==> flow/design.v <==
module hvsync_generator(clk, vga_h_sync, vga_v_sync, inDisplayArea, CounterX, CounterY);
input clk;
output vga_h_sync, vga_v_sync;
output inDisplayArea;
output [9:0] CounterX;
output [8:0] CounterY;
reg [9:0] CounterX;
reg [8:0] CounterY;
wire CounterXmaxed = (CounterX==10'h2FF);
always @(posedge clk)
if(CounterXmaxed)
	CounterX <= 0;
else
	CounterX <= CounterX + 1;
always @(posedge clk)
if(CounterXmaxed) CounterY <= CounterY + 1;
reg	vga_HS, vga_VS;
always @(posedge clk)
begin
	vga_HS <= (CounterX[9:4]==6'h2D);  
	vga_VS <= (CounterY==500);  
end
reg inDisplayArea;
always @(posedge clk)
if(inDisplayArea==0)
	inDisplayArea <= (CounterXmaxed) && (CounterY<480);
else
	inDisplayArea <= !(CounterX==639);
assign vga_h_sync = ~vga_HS;
assign vga_v_sync = ~vga_VS;
endmodule
module pong(
    input clk,
    input btn_up,        
    input btn_down,      
    output vga_h_sync,
    output vga_v_sync,
    output vga_R,
    output vga_G,
    output vga_B
);
    wire inDisplayArea;
    wire [9:0] CounterX;
    wire [8:0] CounterY;
    hvsync_generator syncgen(
        .clk(clk), 
        .vga_h_sync(vga_h_sync), 
        .vga_v_sync(vga_v_sync), 
        .inDisplayArea(inDisplayArea), 
        .CounterX(CounterX), 
        .CounterY(CounterY)
    );
    reg [8:0] PaddlePosition;
    always @(posedge clk) begin
        if (btn_up && ~&PaddlePosition)        
            PaddlePosition <= PaddlePosition + 1;
        else if (btn_down && |PaddlePosition)  
            PaddlePosition <= PaddlePosition - 1;
    end
    reg [9:0] ballX;
    reg [8:0] ballY;
    reg ball_inX, ball_inY;
    always @(posedge clk)
    if (ball_inX == 0) 
        ball_inX <= (CounterX == ballX) & ball_inY; 
    else 
        ball_inX <= !(CounterX == ballX + 16);
    always @(posedge clk)
    if (ball_inY == 0) 
        ball_inY <= (CounterY == ballY); 
    else 
        ball_inY <= !(CounterY == ballY + 16);
    wire ball = ball_inX & ball_inY;
    wire border = (CounterX[9:3] == 0) || (CounterX[9:3] == 79) || (CounterY[8:3] == 0) || (CounterY[8:3] == 59);
    wire paddle = (CounterX >= PaddlePosition + 8) && (CounterX <= PaddlePosition + 120) && (CounterY[8:4] == 27);
    wire BouncingObject = border | paddle;  
    reg ResetCollision;
    always @(posedge clk) ResetCollision <= (CounterY == 500) & (CounterX == 0);   
    reg CollisionX1, CollisionX2, CollisionY1, CollisionY2;
    always @(posedge clk) if (ResetCollision) CollisionX1 <= 0; else if (BouncingObject & (CounterX == ballX) & (CounterY == ballY + 8)) CollisionX1 <= 1;
    always @(posedge clk) if (ResetCollision) CollisionX2 <= 0; else if (BouncingObject & (CounterX == ballX + 16) & (CounterY == ballY + 8)) CollisionX2 <= 1;
    always @(posedge clk) if (ResetCollision) CollisionY1 <= 0; else if (BouncingObject & (CounterX == ballX + 8) & (CounterY == ballY)) CollisionY1 <= 1;
    always @(posedge clk) if (ResetCollision) CollisionY2 <= 0; else if (BouncingObject & (CounterX == ballX + 8) & (CounterY == ballY + 16)) CollisionY2 <= 1;
    wire UpdateBallPosition = ResetCollision;   
    reg ball_dirX, ball_dirY;
    always @(posedge clk)
    if (UpdateBallPosition) begin
        if (~(CollisionX1 & CollisionX2))         
        begin
            ballX <= ballX + (ball_dirX ? -1 : 1);
            if (CollisionX2) ball_dirX <= 1; else if (CollisionX1) ball_dirX <= 0;
        end
        if (~(CollisionY1 & CollisionY2))         
        begin
            ballY <= ballY + (ball_dirY ? -1 : 1);
            if (CollisionY2) ball_dirY <= 1; else if (CollisionY1) ball_dirY <= 0;
        end
    end 
    wire R = BouncingObject | ball | (CounterX[3] ^ CounterY[3]);
    wire G = BouncingObject | ball;
    wire B = BouncingObject | ball;
    reg vga_R, vga_G, vga_B;
    always @(posedge clk) begin
        vga_R <= R & inDisplayArea;
        vga_G <= G & inDisplayArea;
        vga_B <= B & inDisplayArea;
    end
endmodule
-- Tool chain data of pong
What the tools print for pong, step after step.
Lines are those of the file above, counted from 1.
Operators carry their Yosys type and port widths (W data, S select, Z words).
Cell names lack the library's common part.
The mark - stands for no value.
- design top: pong
- clock input: clk
- cell library: sky130hd
- corner: tt_025C_1v80

-- After elaboration
Yosys after proc, flatten, opt, wreduce and memory -nomap, before mapping. Memory bits, and registers merged into a memory's read port (data or address), are not among the register bits. Print and check cells are not counted. Equal cells are merged and count once.
- noted reductions and logical operators: 24
- mux-type cells: 9
- equality and inequality tests: 13
- order comparisons: 3
- add/subtract/negate cells: 12
- noted bitwise operators: 22
- operator list (kind ; number):
    $mux W9 ; 3
    $eq A10 B11 Y1 ; 2
    $eq A10 B10 Y1 const B ; 2
    $eq A9 B10 Y1 ; 2
    $add A9 B4 Y10 const B ; 2
    $add A9 B1 Y9 const B ; 2
    $and A1 B1 Y1 ; 14
    $eq A6 B6 Y1 const B ; 2
    $add A10 B4 Y11 const B ; 1
    $add A10 B5 Y11 const B ; 1
    $add A10 B1 Y10 const B ; 1
    $add A10 B10 Y10 ; 1
    $ge A10 B10 Y1 ; 1
    $le A10 B10 Y1 ; 1
    $eq A10 B10 Y1 ; 1
    $logic_not A10 Y1 ; 1
    $add A9 B5 Y10 const B ; 1
    $add A9 B7 Y10 const B ; 1
    $mux W10 ; 1
    $sub A9 B1 Y9 const B ; 1
    $add A9 B9 Y9 ; 1
    $lt A9 B9 Y1 const B ; 1
    $eq A9 B9 Y1 ; 1
    $eq A9 B9 Y1 const B ; 1
    $reduce_and A9 Y1 ; 1
    $reduce_or A9 Y1 ; 1
    $eq A7 B7 Y1 const B ; 1
    $logic_not A7 Y1 ; 1
Not listed: further kinds 12, cells in them 34.
- noted input bits: 3
- register bits: 61
- output and inout port bits: 5
- elaborated cells: 102

-- Longest topological paths
Yosys ltp: most cells in a row. Word level: on the elaborated netlist, between registers, memories and ports. Mapped: between sequential cells and ports; inverters and the memories' decode and read muxes count.
- depth in word-level cells at 8
- ABC_AREA: 0
- mapped depth: 12

-- Synthesis result
The flow's flattened synthesis, as Yosys stat reports it; memories are mapped. The netlist is that of the ABC_AREA named above (0 if unset); the other value can give another one.
Totals and module areas in this step are rounded.
- mapped area at 4588 sq um
- noted cell count: 481
- buffers at 20
- noted sequential area: 1612 sq um
- flip-flop cells at 61
- cell types (cell ; number ; area in all (sq um)):
    edfxtp_1 ; 39 ; 1.17E+03
    ha_1 ; 50 ; 625.6
    dfxtp_1 ; 22 ; 440.422
    xnor2_1 ; 46 ; 402.886
    xor2_1 ; 22 ; 192.685
    inv_1 ; 33 ; 123.869
    a21oi_1 ; 21 ; 105.101
    nand2_1 ; 27 ; 101.347
    nand3_1 ; 18 ; 90.086
    nor2_1 ; 24 ; 90.086
    nor3_1 ; 17 ; 85.082
    nor2b_1 ; 13 ; 81.328
    o21ai_0 ; 14 ; 70.067
    fa_1 ; 3 ; 60.058
    nand2b_1 ; 9 ; 56.304
    a211oi_1 ; 6 ; 45.043
    a21o_1 ; 6 ; 45.043
    and3_1 ; 7 ; 43.792
Other cell types: 44; their cells: 104.
By module: a second synthesis without flattening, with its own total; a netlist apart from the flattened one above.
- noted cells (unflattened synthesis): 493
- area total of the unflattened synthesis at 4662 sq um
Each row is one instance without its submodules.
- modules (module ; instances ; sequential area (sq um) ; cells ; area (sq um)):
    pong ; 1 ; 1081 ; 402 ; 3666
    hvsync_generator ; 1 ; 530.5 ; 91 ; 996.0

-- Timing after synthesis
OpenSTA on the mapped netlist: ideal clock, no wires. The path of least setup slack (recovery checks aside). Input and output delay are each 20% of the period. Register names are those of the netlist, which keeps one name where synthesis merged equal registers.
- path type: flip-flop to flip-flop
- from: register PaddlePosition[7]
- to: register PaddlePosition[8]
- delay of the path at 3070 ps
- stages on the path: 12
- path buffers: 1
- time at the first pin: 0 ps
- setup slack at 980 ps
- data required time at 3785 ps
- arrival at 2805 ps
- period at 4050 ps
- synthesis period reached: 3070 ps
"delay of the path" is the arrival time less input delay plus setup time.
"stages on the path" counts driving pins, that of a launching flip-flop among them; a cell with two outputs on the path counts twice.
"synthesis period reached" = period - worst setup slack (recovery checks aside). The figure is calculated, with input and output delays left at 20% of the set period.
The rows between start and end are the longest chain of elaborated cells between them; the timing report does not say that the signal goes this way. Where chains are equally long, one stands for them.
A line is the first line of the expression or statement that the cell stems from. Yosys adds cells for indexed reads and writes and turns some case tables into memories.
The path ends at the data pin of a flip-flop with enable; ways to the enable are not counted.
- cell sequence: edfxtp_1 -> clkbuf_1 -> and3_1 -> nand3_1 -> o21ai_0 -> ha_1 -> a21o_1 -> a21oi_1 -> nor2b_1 -> o21ai_0 -> a21oi_1 -> xor2_1
- cells in the longest elaborated chain: 4
- elaborated cells between the ends (all ways) at 9
- source lines of those cells at 4
- classes of those cells: add/sub: 2; mux: 2; reduce/logical: 5
- RTL lines, path post-synthesis (element ; line ; text):
    start: declaration ; 53 ; reg [8:0] PaddlePosition;
    start: assignment ; 56 ; PaddlePosition <= PaddlePosition + 1;
    start: assignment ; 58 ; PaddlePosition <= PaddlePosition - 1;
    $reduce_or A9 Y1 ; 57 ; else if (btn_down && |PaddlePosition)
    $logic_and A1 B1 Y1 ; 57 ;
    $mux W9 ; 57 ;
    $mux W9 ; 55 ; if (btn_up && ~&PaddlePosition)
    end: assignment ; 56 ;
    end: assignment ; 58 ;
    end: declaration ; 53 ;

-- Worst path after layout
Path of least setup slack in the final report of record 1 (OpenROAD, finished layout, wires in). Where an end is a register, its clock arrival counts in the times.
The report prints the path's times to 10 ps; the period is as set.
- path type: input port to flip-flop
- from: input port btn_up
- to: register PaddlePosition[8]
- time at the first pin: 1220 ps
- arrival at 3360 ps
- setup slack at 2820 ps
- period at 6090 ps
- stages on the path: 9
- path buffers: 1
- data required time at 6180 ps
The rows between start and end are the longest chain of elaborated cells between them; the timing report does not say that the signal goes this way. Where chains are equally long, one stands for them.
The path ends at the data pin of a flip-flop with enable; ways to the enable are not counted.
- cell sequence: clkdlybuf4s50_1 -> o21ai_0 -> fa_1 -> a21o_1 -> a21oi_1 -> nor2b_1 -> o21ai_0 -> a21oi_1 -> xor2_1
- cells in the longest elaborated chain: 2
- elaborated cells between the ends (all ways) at 2
- source lines of those cells at 1
- classes of those cells: mux: 1; reduce/logical: 1
- RTL lines, path after layout (element ; line ; text):
    start: declaration ; 34 ; input btn_up,
    $logic_and A1 B1 Y1 ; 55 ; if (btn_up && ~&PaddlePosition)
    $mux W9 ; 55 ;
    end: assignment ; 56 ; PaddlePosition <= PaddlePosition + 1;
    end: assignment ; 58 ; PaddlePosition <= PaddlePosition - 1;
    end: declaration ; 53 ; reg [8:0] PaddlePosition;

# Flow runs of pong

Settings and measured results of 2 stored flow runs for module pong (sky130hd), not sorted in any way. The constraints put input and output delay at 20% of the set period each and load the outputs with 0.01 pF.
"time of the worst setup path": the worst setup path's part of the clock period (all of it between registers, 20% less for each end at a port) less its slack. A launch clock that arrives late makes it longer, a capture clock that arrives late makes it shorter.
"total power of the final layout" rests on the timing tool's default activity at the inputs, not on a simulated workload.
"time of the worst setup path" is given in steps of 10 ps.
The measured numbers are rounded.

Record 1
Settings were period_ns = 6.09; CORE_UTILIZATION = 53; CORE_ASPECT_RATIO = 1.16; CORE_MARGIN = 8; GPL_TIMING_DRIVEN = 1; CTS_CLUSTER_SIZE = 19; SLEW_MARGIN = 40; MAX_ROUTING_LAYER = met4; CAP_MARGIN = 20
- post-layout utilization at 58.4 %
- worst slack on setup checks at 2818 ps
- overall die area at 11900 sq um
- post-route setup TNS at 0 ps
- noted the total power of the final layout: 1243 µW
- time of the worst setup path: 2050 ps
- type of the worst setup path: input port to flip-flop
- cell area after synthesis: 4588 sq um

Record 2
Settings were period_ns = 2.69; CORE_UTILIZATION = 21; SETUP_SLACK_MARGIN = 0.72; PLACE_DENSITY_LB_ADDON = 0.14; CELL_PAD_IN_SITES_GLOBAL_PLACEMENT = 1; CELL_PAD_IN_SITES_DETAIL_PLACEMENT = 0; GPL_ROUTABILITY_DRIVEN = 1; CAP_MARGIN = 5; MAX_ROUTING_LAYER = met5; CORE_MARGIN = 2; SLEW_MARGIN = 20
- post-layout utilization at 27.7 %
- worst slack on setup checks at 231 ps
- overall die area at 23050 sq um
- post-route setup TNS at 0 ps
- noted the total power of the final layout: 3486 µW
- time of the worst setup path: 2460 ps
- type of the worst setup path: flip-flop to flip-flop
- cell area after synthesis: 4588 sq um
